==> flow/design.v <==
module IC_tester_display(clk,pass,RS,EN,DATA);
    input clk;
    input pass;
    output reg RS;         
    output reg EN;                 
    output reg [7:0] DATA;
parameter INIT = 0, CHECK_IC = 1, WRITE_GOOD = 2, WRITE_BAD = 3, IDLE = 4;
reg [2:0] state = INIT;
parameter FUNCTION_SET = 8'h38;   
parameter DISPLAY_ON = 8'h0C;
parameter CLEAR_DISPLAY = 8'h01;
reg [7:0] good_text [0:6];
reg [7:0] bad_text [0:5];
integer i = 0;
initial begin
    good_text[0] = "o";
    good_text[1] = "n";
    good_text[2] = "e";
    good_text[3] = "G";
    good_text[4] = "o";
    good_text[5] = "o";
    good_text[6] = "d";
    bad_text[0] = "o";
    bad_text[1] = "n";
    bad_text[2] = "e";
    bad_text[3] = "B";
    bad_text[4] = "a";
    bad_text[5] = "d";
end
always @(posedge clk) begin
    case (state)
        INIT: begin
            DATA <= FUNCTION_SET;
            RS <= 0; 
            EN <= 1;
            state <= CHECK_IC;
        end
        CHECK_IC: begin
            if (pass) state <= WRITE_GOOD;
            else state <= WRITE_BAD;
        end
        WRITE_GOOD: begin
            if (i < 7) begin
                DATA <= good_text[i];
                RS <= 1; 
                EN <= 1;
                i <= i + 1;
            end else begin
                i <= 0;
                state <= IDLE;
            end
        end
        WRITE_BAD: begin
            if (i < 6) begin
                DATA <= bad_text[i];
                RS <= 1; 
                EN <= 1;
                i <= i + 1;
            end else begin
                i <= 0;
                state <= IDLE;
            end
        end
        IDLE: begin
            EN <= 0; 
            RS <= 0;
            DATA <= 8'b00000000;
        end
    endcase
end
endmodule
-- Step by step through the tools: IC_tester_display
Tool output for the design above, in the order of the flow.
Line numbers count from 1 in the design file above.
Operators carry their Yosys type and port widths (W data, S select, Z words).
Library cell names are shortened.
Not given: -
- top module: IC_tester_display
- clock input: clk
- library: sky130hd
- timing corner: tt_025C_1v80

-- Elaborated design
Source: Yosys, flattened and elaborated, memories not mapped. Widths are those after wreduce. Registers that Yosys merges into a memory's read port (data or address) are not register bits. Print and check cells do not count.
Memory sizes are those after Yosys's memory passes, which may raise the word count (mostly to a power of two), join words into wider ones and drop unused or constant bits.
- elaborated cells: 41
- output and inout bits at 10
- memory bits (read-only) at 58
- memory cells: 2
- noted register bits after elaboration: 45
- memories (memory ; depth ; bits a word ; rd ports ; wr ports ; line ; source):
    bad_text ; 6 ; 5 ; 1 ; 0 ; 13 ; reg [7:0] bad_text [0:5];
    good_text ; 7 ; 4 ; 1 ; 0 ; 12 ; reg [7:0] good_text [0:6];
- noted reductions and logical operators: 9
- mux-type cells: 14
- magnitude comparators at 2
- equality and inequality tests at 8
- $add $sub $neg at 1
- operators with widths (kind ; number):
    $lt A32 B4 Y1 const B ; 2
    $pmux W32 S2 ; 1
    $mux W32 ; 2
    $add A32 B2 Y32 const B ; 1
    $pmux W8 S4 ; 1
    $mux W8 ; 2
    $pmux W3 S4 ; 1
    $reduce_and A3 Y1 ; 3
    $ne A2 B2 Y1 const B ; 4
    $reduce_bool A4 Y1 ; 2
    $eq A3 B2 Y1 const B ; 2
    $mux W3 ; 2
    $pmux W1 S4 ; 1
    $eq A3 B1 Y1 const B ; 1
    $eq A3 B3 Y1 const B ; 1
    $logic_not A3 Y1 ; 1
    $reduce_bool A3 Y1 ; 1
    $pmux W1 S3 ; 1
    $mux W1 ; 3
    $reduce_bool A2 Y1 ; 1
    $reduce_or A2 Y1 ; 1

-- Logic depth
Depth = most cells in a row (Yosys ltp): at word level without a register or memory, in the mapped netlist without a sequential cell, where the memories' decode and read muxes count.
- depth in word-level cells: 4
- ABC_AREA: 0
- mapped depth: 7

-- After synthesis
The flow's flattened synthesis, as Yosys stat reports it; memories are mapped. The netlist is that of the ABC_AREA named above (0 if unset); the other value can give another one.
- sequential part of the area: 1321.3 µm²
- noted cells in the netlist: 239
- flip-flop cells: 44
- mapped area at 2516.2 µm²
- cells by type (type ; number ; total area (µm²)):
    edfxtp_1 ; 44 ; 1.32E+03
    a21oi_1 ; 24 ; 120.115
    nor2_1 ; 29 ; 108.854
    ha_1 ; 6 ; 75.072
    xnor2_1 ; 8 ; 70.067
    o31ai_1 ; 9 ; 67.565
    or4_1 ; 9 ; 67.565
    nand4_1 ; 8 ; 50.048
    nor4_1 ; 8 ; 50.048
    inv_1 ; 13 ; 48.797
    nand3_1 ; 9 ; 45.043
    nand2_1 ; 11 ; 41.29
    o21ai_0 ; 8 ; 40.038
    or3_1 ; 6 ; 37.536
    and4_1 ; 4 ; 35.034
    xor2_1 ; 4 ; 35.034
    bufbuf_16 ; 1 ; 32.531
    clkbuf_1 ; 7 ; 26.275
Other cell types: 23; their cells: 31.

-- Worst setup path after synthesis
OpenSTA on the mapped netlist: ideal clock, no wires. The path of least setup slack (recovery checks aside). Input and output delay are each 20% of the period. Register names are those of the netlist, which keeps one name where synthesis merged equal registers.
- path type: register to register
- start point: register state[1]
- end point: register i[10]
- path buffers at 2
- noted launch time at the first pin: 0 ps
- noted required time: 2984 ps
- noted setup slack: 757 ps
- path delay: 2493 ps
- library setup time: 266 ps
- noted clock period: 3250 ps
- arrival time at 2227 ps
- noted stages: 8
- noted period reached after synthesis: 2493 ps
"path delay" = arrival - input delay + setup time.
"stages": output pins that drive a net of the path, with the launching flip-flop's if there is one; two outputs of one cell count as two.
"period reached after synthesis" = period - worst setup slack (recovery checks aside). The figure is calculated, with input and output delays left at 20% of the set period.
The rows between start and end are the longest chain of elaborated cells between them; the timing report does not say that the signal goes this way. Where chains are equally long, one stands for them.
Each line given opens the expression or statement behind the cell; cells for indexed reads and writes are added by Yosys, which also makes memories of some case tables.
A register here has more assigning lines than the two given.
Ways into the end's enable are left out, as the timed path ends at the data pin.
- path through: edfxtp_1 clkbuf_1 nand2_1 inv_1 and4_1 o41a_1 clkbuf_1 nor2_1
- length of the longest elaborated chain at 2
- elaborated cells between the ends (all ways): 3
- classes of those cells: eq/ne: 2; mux: 1
- RTL lines, path post-synthesis (element ; line ; source):
    start: declaration ; 8 ; reg [2:0] state = INIT;
    start: assignment ; 36 ; state <= CHECK_IC;
    start: assignment ; 39 ; if (pass) state <= WRITE_GOOD;
    $eq A3 B2 Y1 ; 31 ; case (state)
    $pmux W32 S2 ; 31 ;
    end: assignment ; 47 ; i <= i + 1;
    end: assignment ; 58 ; i <= i + 1;
    end: declaration ; 14 ; integer i = 0;

-- Timing after layout
From the final timing report of entry A: the path of least setup slack in the routed layout; clock arrival at registers is part of the times.
The report prints the path's times to 10 ps; the period is as set.
- path type: register to register
- start point: register i[0]
- end point: register i[30]
- path buffers at 0
- noted required time: 2990 ps
- arrival time at 2530 ps
- noted clock period: 2830 ps
- noted setup slack: 460 ps
- noted stages: 6
- library setup time: 140 ps
- noted launch time at the first pin: 290 ps
The rows between start and end are the longest chain of elaborated cells between them; the timing report does not say that the signal goes this way. Where chains are equally long, one stands for them.
A register here has more assigning lines than the two given.
- path through: edfxtp_1 ha_1 nand4_1 or4_4 or4_1 a21oi_1
- length of the longest elaborated chain at 3
- elaborated cells between the ends (all ways): 6
- classes of those cells: add/sub: 1; compare: 2; mux: 3
- RTL lines, path post-layout (element ; line ; source):
    start: declaration ; 14 ; integer i = 0;
    start: assignment ; 47 ; i <= i + 1;
    start: assignment ; 58 ; i <= i + 1;
    $add A32 B2 Y32 ; 58 ;
    $mux W32 ; 54 ; if (i < 6) begin
    $pmux W32 S2 ; 31 ; case (state)
    end: assignment ; 47 ;
    end: assignment ; 58 ;
    end: declaration ; 14 ;

==> results <==
Stored flow runs of IC_tester_display (2 of them; Yosys, OpenROAD, sky130hd). They differ in their settings and are not a sequence. Constraints: input delay and output delay 20% of the set period each, output load 0.01 pF.
"period achieved" is the run's clock period less its worst setup slack. It is reckoned from that one timing run; input and output delays stay at 20% of the period that was set.
"critical setup path time": the worst setup path's part of the clock period (all of it between registers, 20% less for each end at a port) less its slack. A launch clock that arrives late makes it longer, a capture clock that arrives late makes it shorter.
By "power consumption" is meant OpenSTA's value without simulated activity: inputs other than the clock are taken to toggle once in ten clock periods, and the tool carries that through the logic.
"critical setup path time" is known to 10 ps.

Entry A
Settings were period_ns = 2.83; SETUP_SLACK_MARGIN = 0.29; CAP_MARGIN = 20; CORE_MARGIN = 2; CORE_UTILIZATION = 40; SLEW_MARGIN = 20
- noted the synthesis area: 2516.2 µm²
- noted the worst hold slack: 651 ps
- critical setup path time: 2370 ps
- kind of the worst setup path: register to register
- power consumption: 0.001095 W
- area of the standard cells in the finished layout at 2761.4 µm²
- worst setup slack after layout at 461 ps
- period achieved at 2369 ps
- die footprint: 6940.6 µm²
- noted the post-route setup TNS: 0 ps
- noted the post-route utilization: 0.461

Entry B
Settings were period_ns = 2.56; CORE_UTILIZATION = 59; SETUP_SLACK_MARGIN = 0.6; PLACE_DENSITY = 0.92; CORE_ASPECT_RATIO = 1.39; CORE_MARGIN = 10; CELL_PAD_IN_SITES_DETAIL_PLACEMENT = 2; TNS_END_PERCENT = 45; ABC_AREA = 0; GPL_TIMING_DRIVEN = 1; CAP_MARGIN = 30; MIN_ROUTING_LAYER = met1; SLEW_MARGIN = 20
- unfinished; error DPL-0033 in placement
